==> flow/design.v <==
module TOP_UART_RX (
    input wire              clk,
    input wire              rst,
    input wire              RX_IN,
    output wire [7:0]       p_data
);
wire            edge_bit_cnt_enable,bit_cnt_reset;
wire [3:0]      bit_cnt;
wire [4:0]      edge_cnt;
edge_bit_counter top_edge_bit_counter (
    .enable(edge_bit_cnt_enable),
    .clk(clk),
    .rst(rst),
    .bit_cnt(bit_cnt),
    .bit_cnt_reset(bit_cnt_reset),
    .edge_cnt(edge_cnt)
);
wire         deser_en;
wire         data_sample_en;
 UART_RX_FSM  top_UART_RX_FSM (
.RX_IN(RX_IN),
.rst(rst),
.clk(clk),
.bit_cnt(bit_cnt),
.edge_cnt(edge_cnt),
.deser_en(deser_en),
.edge_bit_cnt_enable(edge_bit_cnt_enable),
.bit_cnt_reset(bit_cnt_reset),
.data_sample_en(data_sample_en)
);
wire       sampled_bit;
 data_sampling  top_data_sampling (
    .RX_IN(RX_IN),
    .edge_cnt(edge_cnt),
    .rst(rst),
    .clk(clk),
    .data_sample_en(data_sample_en),
    .sampled_bit(sampled_bit)
);
 deserializer top_deserializer (
    .desser_en(deser_en),
    .clk(clk),
    .rst(rst),
    .sampled_bit(sampled_bit),
    .bit_cnt(bit_cnt),
    .edge_cnt(edge_cnt),
    .p_data(p_data)
);
endmodule
module UART_RX_FSM (
input  wire        RX_IN,
input  wire        rst,
input  wire        clk,
input  wire [3:0]  bit_cnt,
input  wire [4:0]  edge_cnt,
output reg         deser_en,
output reg         edge_bit_cnt_enable,
output reg         bit_cnt_reset,
output reg         data_sample_en
);
localparam  [2:0]    IDLE = 3'b000,
                     start = 3'b001,
                     data = 3'b010,
                     stop =3'b011;
reg    [2:0]         current_state,
                     next_state ;
always @(negedge clk or negedge rst)
 begin
  if(!rst)
   begin
     current_state <= IDLE ;
   end
  else
   begin
     current_state <= next_state ;
   end
 end
always @(*)
 begin
edge_bit_cnt_enable=0;
data_sample_en=0;
deser_en=0;
bit_cnt_reset=0;
  case(current_state)
  IDLE     : begin
              if(RX_IN==0)	
              begin
                next_state =start;
                edge_bit_cnt_enable=1;
              end
              else
              begin
                next_state=IDLE;
                edge_bit_cnt_enable=0;
              end		  
             end
  start       : begin
                edge_bit_cnt_enable=1;
                data_sample_en=1;
              if(bit_cnt==0 && edge_cnt==7)
               begin
                next_state=data;
                end
                else
                begin
                next_state=start;
                end
                end 
  data     : begin
                edge_bit_cnt_enable=1;
                data_sample_en=1;
                deser_en=1;
              if(bit_cnt==8 && edge_cnt==7 )
              begin
                next_state=stop;
              end
              else 
              begin
                next_state=data;
              end
            end
 stop     : begin
               edge_bit_cnt_enable=1;
               data_sample_en=1;
               deser_en=0;
              if(bit_cnt==9  && edge_cnt==7)
              begin
                next_state=IDLE;
                bit_cnt_reset=1;
              end
              else 
              begin
                next_state=stop;
                bit_cnt_reset=0;
              end
            end
  default :   next_state = IDLE ;		 
  endcase
end	
endmodule		
module data_sampling (
    input wire            RX_IN,
    input wire [4:0]     edge_cnt,
    input wire           rst,
    input wire           clk,
    input wire           data_sample_en,
    output reg           sampled_bit
);
always @(negedge clk , negedge rst)
begin
if(!rst)
begin
    sampled_bit<=0;
end
else 
if(data_sample_en && edge_cnt== 4)
begin
    sampled_bit <= RX_IN;
end
end
endmodule
module deserializer (
    input wire        desser_en,
    input wire        clk,
    input wire        rst,
    input wire        sampled_bit,
    input wire  [3:0] bit_cnt,
    input wire  [4:0] edge_cnt,
    output reg [7:0]  p_data
);
reg [8:1] mem_reg;
always @(negedge clk , negedge rst)
begin
    if(!rst)
    begin
        mem_reg<=8'b0;
        p_data<=8'b0;
    end
    else
    begin
    if(desser_en==1 && edge_cnt == 7)
    begin
        mem_reg[bit_cnt]<=sampled_bit;     
    end
    if (bit_cnt==9)
    begin
    p_data<= mem_reg;
    end
    end
end
endmodule
module edge_bit_counter (
    input wire            enable,
    input wire            clk,
    input wire            rst,
    input wire            bit_cnt_reset,
    output reg [3:0]      bit_cnt,
    output reg [4:0]      edge_cnt
);
always @(negedge clk , negedge rst)
begin
    if(!rst)
    begin
        bit_cnt<=4'b0;
        edge_cnt<=5'b0;
    end
    else
    begin
        if(bit_cnt_reset)
        begin
            bit_cnt<=0;
            edge_cnt<=0;
        end
        else if(enable)
        begin
            if(edge_cnt < 7)
            begin
                edge_cnt<= edge_cnt +1;
            end
            else
            begin
                edge_cnt<= 0;
            end
            if(edge_cnt== 7)
            begin
                bit_cnt<=bit_cnt+1;
            end
        end
        else
        begin
        edge_cnt<=5'b0;
        bit_cnt<=4'b0;
        end
    end
end
endmodule
# ---- Step by step through the tools: TOP_UART_RX
# Tool output for the design above, in the order of the flow.
# Lines are those of the file above, counted from 1.
# Not given: n/a
dict set report setup {
  top {TOP_UART_RX}
  clock {clk}
  lib {sky130hd}
  lib_corner {tt_025C_1v80}
}

# ---- Elaborated design
# Source: Yosys, flattened and elaborated, memories not mapped. Widths are those after wreduce. Registers that Yosys merges into a memory's read port (data or address) are not register bits. Print and check cells do not count.
dict set report classes {
  logic 3
  n_cmp 1
  addsub 4
  n_eq 8
  muxes 17
  n_shift 2
  reduce_logical 8
}
# operator n
set op_table {}
lappend op_table {{1-bit by 32-bit variable shift with 8-bit output} 1}
lappend op_table {{1-bit by 32-bit variable shift with 8-bit output (first input constant)} 1}
lappend op_table {{32-bit negation} 1}
lappend op_table {{5-bit 2-to-1 mux} 3}
lappend op_table {{3-bit parallel mux with 4-bit select} 1}
lappend op_table {{4-bit 2-to-1 mux} 3}
lappend op_table {{5-bit by 3-bit == test with 1-bit output (second input constant)} 2}
lappend op_table {{4-bit == test (second input constant)} 2}
lappend op_table {{8-bit bitwise AND} 1}
lappend op_table {{8-bit bitwise OR} 1}
lappend op_table {{8-bit NOT} 1}
lappend op_table {{1-bit 2-to-1 mux} 7}
lappend op_table {{3-bit by 2-bit == test with 1-bit output (second input constant)} 2}
lappend op_table {{1-bit logical AND} 5}
lappend op_table {{4-bit by 1-bit subtractor with 5-bit output (second input constant)} 1}
lappend op_table {{5-bit by 1-bit adder with 5-bit output (second input constant)} 1}
lappend op_table {{5-bit by 3-bit < comparator with 1-bit output (second input constant)} 1}
lappend op_table {{4-bit by 1-bit adder with 4-bit output (second input constant)} 1}
lappend op_table {{4-bit zero test} 1}
lappend op_table {{2-bit 2-to-1 mux} 2}
lappend op_table {{3-bit by 1-bit == test with 1-bit output (second input constant)} 1}
lappend op_table {{3-bit by 2-bit != test with 1-bit output (second input constant)} 1}
lappend op_table {{3-bit zero test} 1}
lappend op_table {{3-bit OR reduction} 1}
lappend op_table {{1-bit parallel mux with 2-bit select} 1}
dict set report word_totals {
  out_inout_bits 8
  word_cells 49
  input_bits 3
  ff_bits 29
}

# ---- Logic depth
# Yosys ltp: most cells in a row. Word level: on the elaborated netlist, between registers, memories and ports. Mapped: between sequential cells and ports; inverters and the memories' decode and read muxes count.
dict set report depth {
  ltp_word 6
  ABC_AREA 0
  ltp_mapped 13
  mapped_depth_nobuf 13
}

# ---- Netlist
# Yosys stat after the flow's synthesis: flattened, memories mapped to cells. It holds for the ABC_AREA given above (unset counts as 0); a run with the other value may have another netlist.
# Totals and module areas in this step are rounded.
# type n area_total_um2
set by_type {}
lappend by_type {sky130_fd_sc_hd__dfrtn_1 29 725.696}
lappend by_type {sky130_fd_sc_hd__ha_1 16 200.192}
lappend by_type {sky130_fd_sc_hd__nand2_1 32 120.115}
lappend by_type {sky130_fd_sc_hd__mux2_1 9 101.347}
lappend by_type {sky130_fd_sc_hd__xor2_4 2 55.053}
lappend by_type {sky130_fd_sc_hd__nor2_1 14 52.55}
lappend by_type {sky130_fd_sc_hd__nand3_1 9 45.043}
lappend by_type {sky130_fd_sc_hd__inv_1 8 30.029}
lappend by_type {sky130_fd_sc_hd__dfstp_2 1 26.275}
lappend by_type {sky130_fd_sc_hd__and4bb_1 2 25.024}
lappend by_type {sky130_fd_sc_hd__nor4_2 2 25.024}
lappend by_type {sky130_fd_sc_hd__a21oi_1 4 20.019}
lappend by_type {sky130_fd_sc_hd__buf_2 4 20.019}
lappend by_type {sky130_fd_sc_hd__a21boi_4 1 18.768}
lappend by_type {sky130_fd_sc_hd__nand4_1 3 18.768}
lappend by_type {sky130_fd_sc_hd__nand4b_1 2 17.517}
lappend by_type {sky130_fd_sc_hd__xnor2_1 2 17.517}
lappend by_type {sky130_fd_sc_hd__xor2_1 2 17.517}
# Not listed: further types 23, cells in them 27.
dict set report synth_totals {
  ff_cells 30
  cells 169
  seq_area_um2 750
  buf_cells 5
  area_um2 1700
}
# By module: a second synthesis without flattening, with its own total; a netlist apart from the flattened one above.
dict set report unflattened {
  cells_unflattened 158
  hier_area_um2 1900
}
# Each row is one instance without its submodules.
# mod mod_seq_area_um2 instances area_um2 cells
set modules {}
lappend modules {deserializer 400 1 1100 95}
lappend modules {edge_bit_counter 230 1 410 36}
lappend modules {UART_RX_FSM 100 1 260 23}
lappend modules {data_sampling 25 1 58 4}
lappend modules {TOP_UART_RX 0.0 1 0.0 0}

Subject: flow runs of TOP_UART_RX

Hi,

Measured results for TOP_UART_RX: 2 stored runs of the Yosys and OpenROAD flow on sky130hd. The settings differ; the order carries no meaning. The constraints put input and output delay at 20% of the set period each and load the outputs with 0.01 pF.
"worst_setup_path_time_ns" means the part of the period allowed to the worst setup path (the constraints hold back 20% at inputs and 20% at outputs) less its slack; where the path has registers, the arrival times of their clocks count too.
By "total_power_uw" is meant OpenSTA's value without simulated activity: inputs other than the clock are taken to toggle once in ten clock periods, and the tool carries that through the logic.
Results are given in rounded form.

[flow] record 1: files
==> flow/run.sh <==
#!/bin/bash
# the make line also repeats the synthesis and layout settings of config.mk as NAME=value (left out here)
make -C /OpenROAD-flow-scripts/flow DESIGN_CONFIG=/design/flow/config.mk WORK_HOME=/design/flow/orfs CLKGATE_MAP_FILE= finish
==> flow/config.mk <==
export PLATFORM = sky130hd
export DESIGN_NAME = TOP_UART_RX
export DESIGN_NICKNAME = TOP_UART_RX
export VERILOG_FILES = /design/flow/design.v
export SDC_FILE = /design/flow/constraint.sdc
export NUM_CORES = 4
export LEC_CHECK = 0
export CAP_MARGIN = 0
export CELL_PAD_IN_SITES_GLOBAL_PLACEMENT = 0
export CORE_MARGIN = 6
export CORE_UTILIZATION = 69
export MIN_ROUTING_LAYER = met2
export PLACE_DENSITY_LB_ADDON = 0.17
export SETUP_SLACK_MARGIN = 0.09
export SLEW_MARGIN = 20
==> flow/constraint.sdc <==
create_clock -name core_clock -period 3.47 [get_ports {clk}]
set_input_delay 0.6940 -clock core_clock [delete_from_list [all_inputs] [get_ports {clk}]]
set_output_delay 0.6940 -clock core_clock [all_outputs]
set_load 0.01 [all_outputs]

[flow] record 1: metrics
[metrics] worst_setup_path_time_ns = 3.44
[metrics] worst_setup_path_type = register -> register
[metrics] holdWs_ns = 0.41
[metrics] total_power_uw = 590
[metrics] post_synth_area_um2 = 1700
[metrics] final_util_pct = 88
[metrics] dieArea_um2 = 3800
[metrics] setup_worst_slack_ns = 0.030

[flow] record 2: files
==> flow/run.sh <==
#!/bin/bash
# the make line also repeats the synthesis and layout settings of config.mk as NAME=value (left out here)
make -C /OpenROAD-flow-scripts/flow DESIGN_CONFIG=/design/flow/config.mk WORK_HOME=/design/flow/orfs CLKGATE_MAP_FILE= finish
==> flow/config.mk <==
export PLATFORM = sky130hd
export DESIGN_NAME = TOP_UART_RX
export DESIGN_NICKNAME = TOP_UART_RX
export VERILOG_FILES = /design/flow/design.v
export SDC_FILE = /design/flow/constraint.sdc
export NUM_CORES = 4
export LEC_CHECK = 0
export ABC_AREA = 1
export CAP_MARGIN = 30
export CELL_PAD_IN_SITES_DETAIL_PLACEMENT = 1
export CELL_PAD_IN_SITES_GLOBAL_PLACEMENT = 0
export CORE_MARGIN = 8
export CORE_UTILIZATION = 47
export CTS_CLUSTER_DIAMETER = 334
export MAX_ROUTING_LAYER = met4
export MIN_ROUTING_LAYER = met1
export PLACE_DENSITY_LB_ADDON = 0.24
export SLEW_MARGIN = 25
==> flow/constraint.sdc <==
create_clock -name core_clock -period 4.22 [get_ports {clk}]
set_input_delay 0.8440 -clock core_clock [delete_from_list [all_inputs] [get_ports {clk}]]
set_output_delay 0.8440 -clock core_clock [all_outputs]
set_load 0.01 [all_outputs]

[flow] record 2: metrics
[metrics] holdWs_ns = 0.43
[metrics] total_power_uw = 590
[metrics] post_synth_area_um2 = 1900
[metrics] final_util_pct = 55
[metrics] dieArea_um2 = 6300
[metrics] setup_worst_slack_ns = 0.035

Regards
